==> flow/design.v <==
module Comparator_Qint8 (
	input clk,
	input rst,
	input maxpool_en,
  input maxpool_init,
	input [8-1:0] maxpool_in,
	output[8-1:0] maxpool_out
);
	reg [8 - 1:0] buffer;
	reg [1:0] comparator_cnt;
reg [3:0] one_hot_state;
always @(posedge clk or posedge rst) begin
	if(rst)begin
		one_hot_state <= 4'b0;
	end
	else begin
		one_hot_state [0] <= maxpool_init;
		one_hot_state [1] <= one_hot_state [0];
		one_hot_state [2] <= one_hot_state [1];
		one_hot_state [3] <= one_hot_state [2];
	end
end
always @(posedge clk or posedge rst) begin
	if(rst)begin
		buffer <= 8'b0;
	end
	else if(one_hot_state[3])begin
		buffer <= 8'b0;
	end
	else begin
		buffer <= (maxpool_in > buffer) ? maxpool_in : buffer;
	end
end
assign maxpool_out = (one_hot_state != 4'b0 && maxpool_en)? buffer : maxpool_in;
endmodule
== Reports on Comparator_Qint8 ==
The steps from the RTL of Comparator_Qint8 to its reports follow in flow order.
Lines are those of the file above, counted from 1.
Library cell names are shortened.
Not given: --

* Top module: Comparator_Qint8
* Clock port: clk
* Library: sky130hd
* Corner: tt_025C_1v80

== Elaborated design ==
Source: Yosys, flattened and elaborated, memories not mapped. Widths are those after wreduce. Registers that Yosys merges into a memory's read port (data or address) are not register bits. Print and check cells do not count. Equal cells are merged and count once.

* Input port bits: 12
* Register bits: 12
* Output and inout bits: 8
* Word-level cells: 9

* Reduce/logical cells: 3
* Mux-type cells: 3
* Order comparisons: 1

{| class="wikitable"
|+ Operator list
! cell !! count
|-
| 8-bit two-way mux || 3
|-
| 8-bit > comparator || 1
|-
| 4-bit nonzero test || 1
|-
| 2-bit nonzero test || 1
|-
| 1-bit logical AND || 1
|}

== Logic depth ==
Yosys ltp: most cells in a row. Word level: on the elaborated netlist, between registers, memories and ports. Mapped: between sequential cells and ports; inverters and the memories' decode and read muxes count.

* Depth in word-level cells: 3
* ABC_AREA: 0
* Depth in mapped cells: 8
* Mapped depth without buffers: 7

== After synthesis ==
Source: synth_stat.txt of the flow (Yosys; design flattened, memories mapped). It holds for the ABC_AREA given above (unset counts as 0); a run with the other value may have another netlist.

{| class="wikitable"
|+ Cell types
! cell type !! count !! total area (um2)
|-
| dfrtp_1 || 12 || 300.288
|-
| ha_1 || 8 || 100.096
|-
| a221o_1 || 8 || 80.077
|-
| o211ai_1 || 8 || 60.058
|-
| nand4_1 || 9 || 56.304
|-
| a21oi_1 || 9 || 45.043
|-
| o21ai_0 || 7 || 35.034
|-
| inv_1 || 9 || 33.782
|-
| nand2_1 || 9 || 33.782
|-
| o41ai_4 || 1 || 27.526
|-
| nor2_8 || 1 || 20.019
|-
| nor3_2 || 2 || 20.019
|-
| a21oi_4 || 1 || 16.266
|-
| a41oi_2 || 1 || 16.266
|-
| buf_6 || 1 || 11.261
|-
| mux2_2 || 1 || 11.261
|-
| buf_2 || 2 || 10.01
|-
| o21ba_1 || 1 || 10.01
|}

Other cell types: 6; their cells: 6.

* Cell count: 96
* Mapped flip-flops: 12
* Chip area (Yosys): 933.4 um2
* Buffer cells: 3

== Timing after synthesis ==
OpenSTA on the mapped netlist: ideal clock, no wires. The path of least setup slack (recovery checks aside). Input and output delay are each 20% of the period. Register names are those of the netlist, which keeps one name where synthesis merged equal registers.

* Path kind: input to register
* Start: input maxpool_in[5]
* End: register buffer[0]
* Arrival: 1.903 ns
* Time at the first pin: 0.680 ns
* Stages on the path: 5
* Clock period: 3.4 ns
* Buffers on the path: 0
* Input delay: 0.680 ns
* Slack: 1.372 ns
* Path delay: 1.349 ns
* Synthesis period reached: 2.028 ns

"path delay" = arrival - input delay + setup time.
"stages on the path": output pins that drive a net of the path, with the launching flip-flop's if there is one; two outputs of one cell count as two.
"synthesis period reached" is the clock period less the worst setup slack; recovery checks do not enter. This is arithmetic on one report: input and output delays are still those of the set period (20% each).
Between the ends stands the longest chain of elaborated cells between them, by number of cells; it is not shown to be the way that was timed. Of several equally long chains one is given.
A line is the first line of the expression or statement that the cell stems from. Yosys adds cells for indexed reads and writes and turns some case tables into memories.
At most two assigning lines are given for a register; there are more.

* Path through: ha_1 -> a211o_1 -> a21oi_4 -> nor3_2 -> a221o_1
* Cells in the longest elaborated chain: 3
* Elaborated cells between the ends (all ways): 4
* Source lines of those cells: 2

{| class="wikitable"
|+ RTL lines, path after synthesis
! element !! RTL line !! RTL
|-
| start: declaration || 6 || <nowiki>input [8-1:0] maxpool_in,</nowiki>
|-
| 8-bit > comparator || 31 || <nowiki>buffer <= (maxpool_in > buffer) ? maxpool_in : buffer;</nowiki>
|-
| 8-bit two-way mux || 31 ||
|-
| 8-bit two-way mux || 27 || <nowiki>else if(one_hot_state[3])begin</nowiki>
|-
| end: assignment || 28 || <nowiki>buffer <= 8'b0;</nowiki>
|-
| end: assignment || 31 ||
|-
| end: declaration || 9 || <nowiki>reg [8 - 1:0] buffer;</nowiki>
|}

== Worst path after layout ==
Path of least setup slack in the final report of entry A (OpenROAD, finished layout, wires in). Where an end is a register, its clock arrival counts in the times.

* Path kind: register to output
* Start: register one_hot_state[2]
* End: output maxpool_out[0]
* Time at the first pin: 0.29 ns
* Buffers on the path: 2
* External output delay: 0.23 ns
* Stages on the path: 5
* Slack: -0.87 ns
* Arrival: 1.78 ns
* Clock period: 1.14 ns

Between the ends stands the longest chain of elaborated cells between them, by number of cells; it is not shown to be the way that was timed. Of several equally long chains one is given.

* Path through: dfrtp_1 -> o41ai_4 -> buf_4 -> mux2_4 -> buf_6
* Cells in the longest elaborated chain: 3
* Elaborated cells between the ends (all ways): 3
* Source lines of those cells: 1

{| class="wikitable"
|+ RTL lines, path post-layout
! element !! RTL line !! RTL
|-
| start: declaration || 11 || <nowiki>reg [3:0] one_hot_state;</nowiki>
|-
| start: assignment || 14 || <nowiki>one_hot_state <= 4'b0;</nowiki>
|-
| start: assignment || 19 || <nowiki>one_hot_state [2] <= one_hot_state [1];</nowiki>
|-
| 4-bit nonzero test || 34 || <nowiki>assign maxpool_out = (one_hot_state != 4'b0 && maxpool_en)? buffer : maxpool_in;</nowiki>
|-
| 1-bit logical AND || 34 ||
|-
| 8-bit two-way mux || 34 ||
|-
| end: declaration || 7 || <nowiki>output[8-1:0] maxpool_out</nowiki>
|}

# Flow runs of Comparator_Qint8

Module Comparator_Qint8, platform sky130hd: 2 stored runs of the flow (Yosys, OpenROAD) with differing settings, in no particular order. Input and output delays are each 20% of the period that was set; the output load is 0.01 pF.

Entry A
==> flow/run.sh <==
#!/bin/bash
# the make line also repeats the synthesis and layout settings of config.mk as NAME=value (left out here)
make -C /OpenROAD-flow-scripts/flow DESIGN_CONFIG=/design/flow/config.mk WORK_HOME=/design/flow/orfs CLKGATE_MAP_FILE= finish
==> flow/config.mk <==
export PLATFORM = sky130hd
export DESIGN_NAME = Comparator_Qint8
export DESIGN_NICKNAME = Comparator_Qint8
export VERILOG_FILES = /design/flow/design.v
export SDC_FILE = /design/flow/constraint.sdc
export NUM_CORES = 4
export LEC_CHECK = 0
export CAP_MARGIN = 20
export CELL_PAD_IN_SITES_DETAIL_PLACEMENT = 1
export CELL_PAD_IN_SITES_GLOBAL_PLACEMENT = 0
export CORE_MARGIN = 2
export CORE_UTILIZATION = 30
export CTS_CLUSTER_DIAMETER = 312
export GPL_ROUTABILITY_DRIVEN = 1
export GPL_TIMING_DRIVEN = 0
export MIN_ROUTING_LAYER = met2
export PLACE_DENSITY_LB_ADDON = 0.02
export SETUP_SLACK_MARGIN = 0.1
export SLEW_MARGIN = 20
==> flow/constraint.sdc <==
create_clock -name core_clock -period 1.14 [get_ports {clk}]
set_input_delay 0.2280 -clock core_clock [delete_from_list [all_inputs] [get_ports {clk}]]
set_output_delay 0.2280 -clock core_clock [all_outputs]
set_load 0.01 [all_outputs]

==> results of entry A <==
chip area after synthesis (Yosys): 933.4 um2
die area: 3,573.7 um2
standard-cell area of the final layout: 1,576.5 um2
utilization: 52.5%
worst setup slack after layout: -0.869 ns
total negative slack: -12.277 ns

Entry B
==> flow/run.sh <==
#!/bin/bash
# the make line also repeats the synthesis and layout settings of config.mk as NAME=value (left out here)
make -C /OpenROAD-flow-scripts/flow DESIGN_CONFIG=/design/flow/config.mk WORK_HOME=/design/flow/orfs CLKGATE_MAP_FILE= finish
==> flow/config.mk <==
export PLATFORM = sky130hd
export DESIGN_NAME = Comparator_Qint8
export DESIGN_NICKNAME = Comparator_Qint8
export VERILOG_FILES = /design/flow/design.v
export SDC_FILE = /design/flow/constraint.sdc
export NUM_CORES = 4
export LEC_CHECK = 0
export CAP_MARGIN = 20
export CORE_MARGIN = 2
export CORE_UTILIZATION = 40
export SETUP_SLACK_MARGIN = 0.1
export SLEW_MARGIN = 20
==> flow/constraint.sdc <==
create_clock -name core_clock -period 1.81 [get_ports {clk}]
set_input_delay 0.3620 -clock core_clock [delete_from_list [all_inputs] [get_ports {clk}]]
set_output_delay 0.3620 -clock core_clock [all_outputs]
set_load 0.01 [all_outputs]

==> results of entry B <==
chip area after synthesis (Yosys): 933.4 um2
die area: 2,735.8 um2
standard-cell area of the final layout: 1,609.0 um2
utilization: 72.7%
worst setup slack after layout: -0.267 ns
total negative slack: -1.648 ns
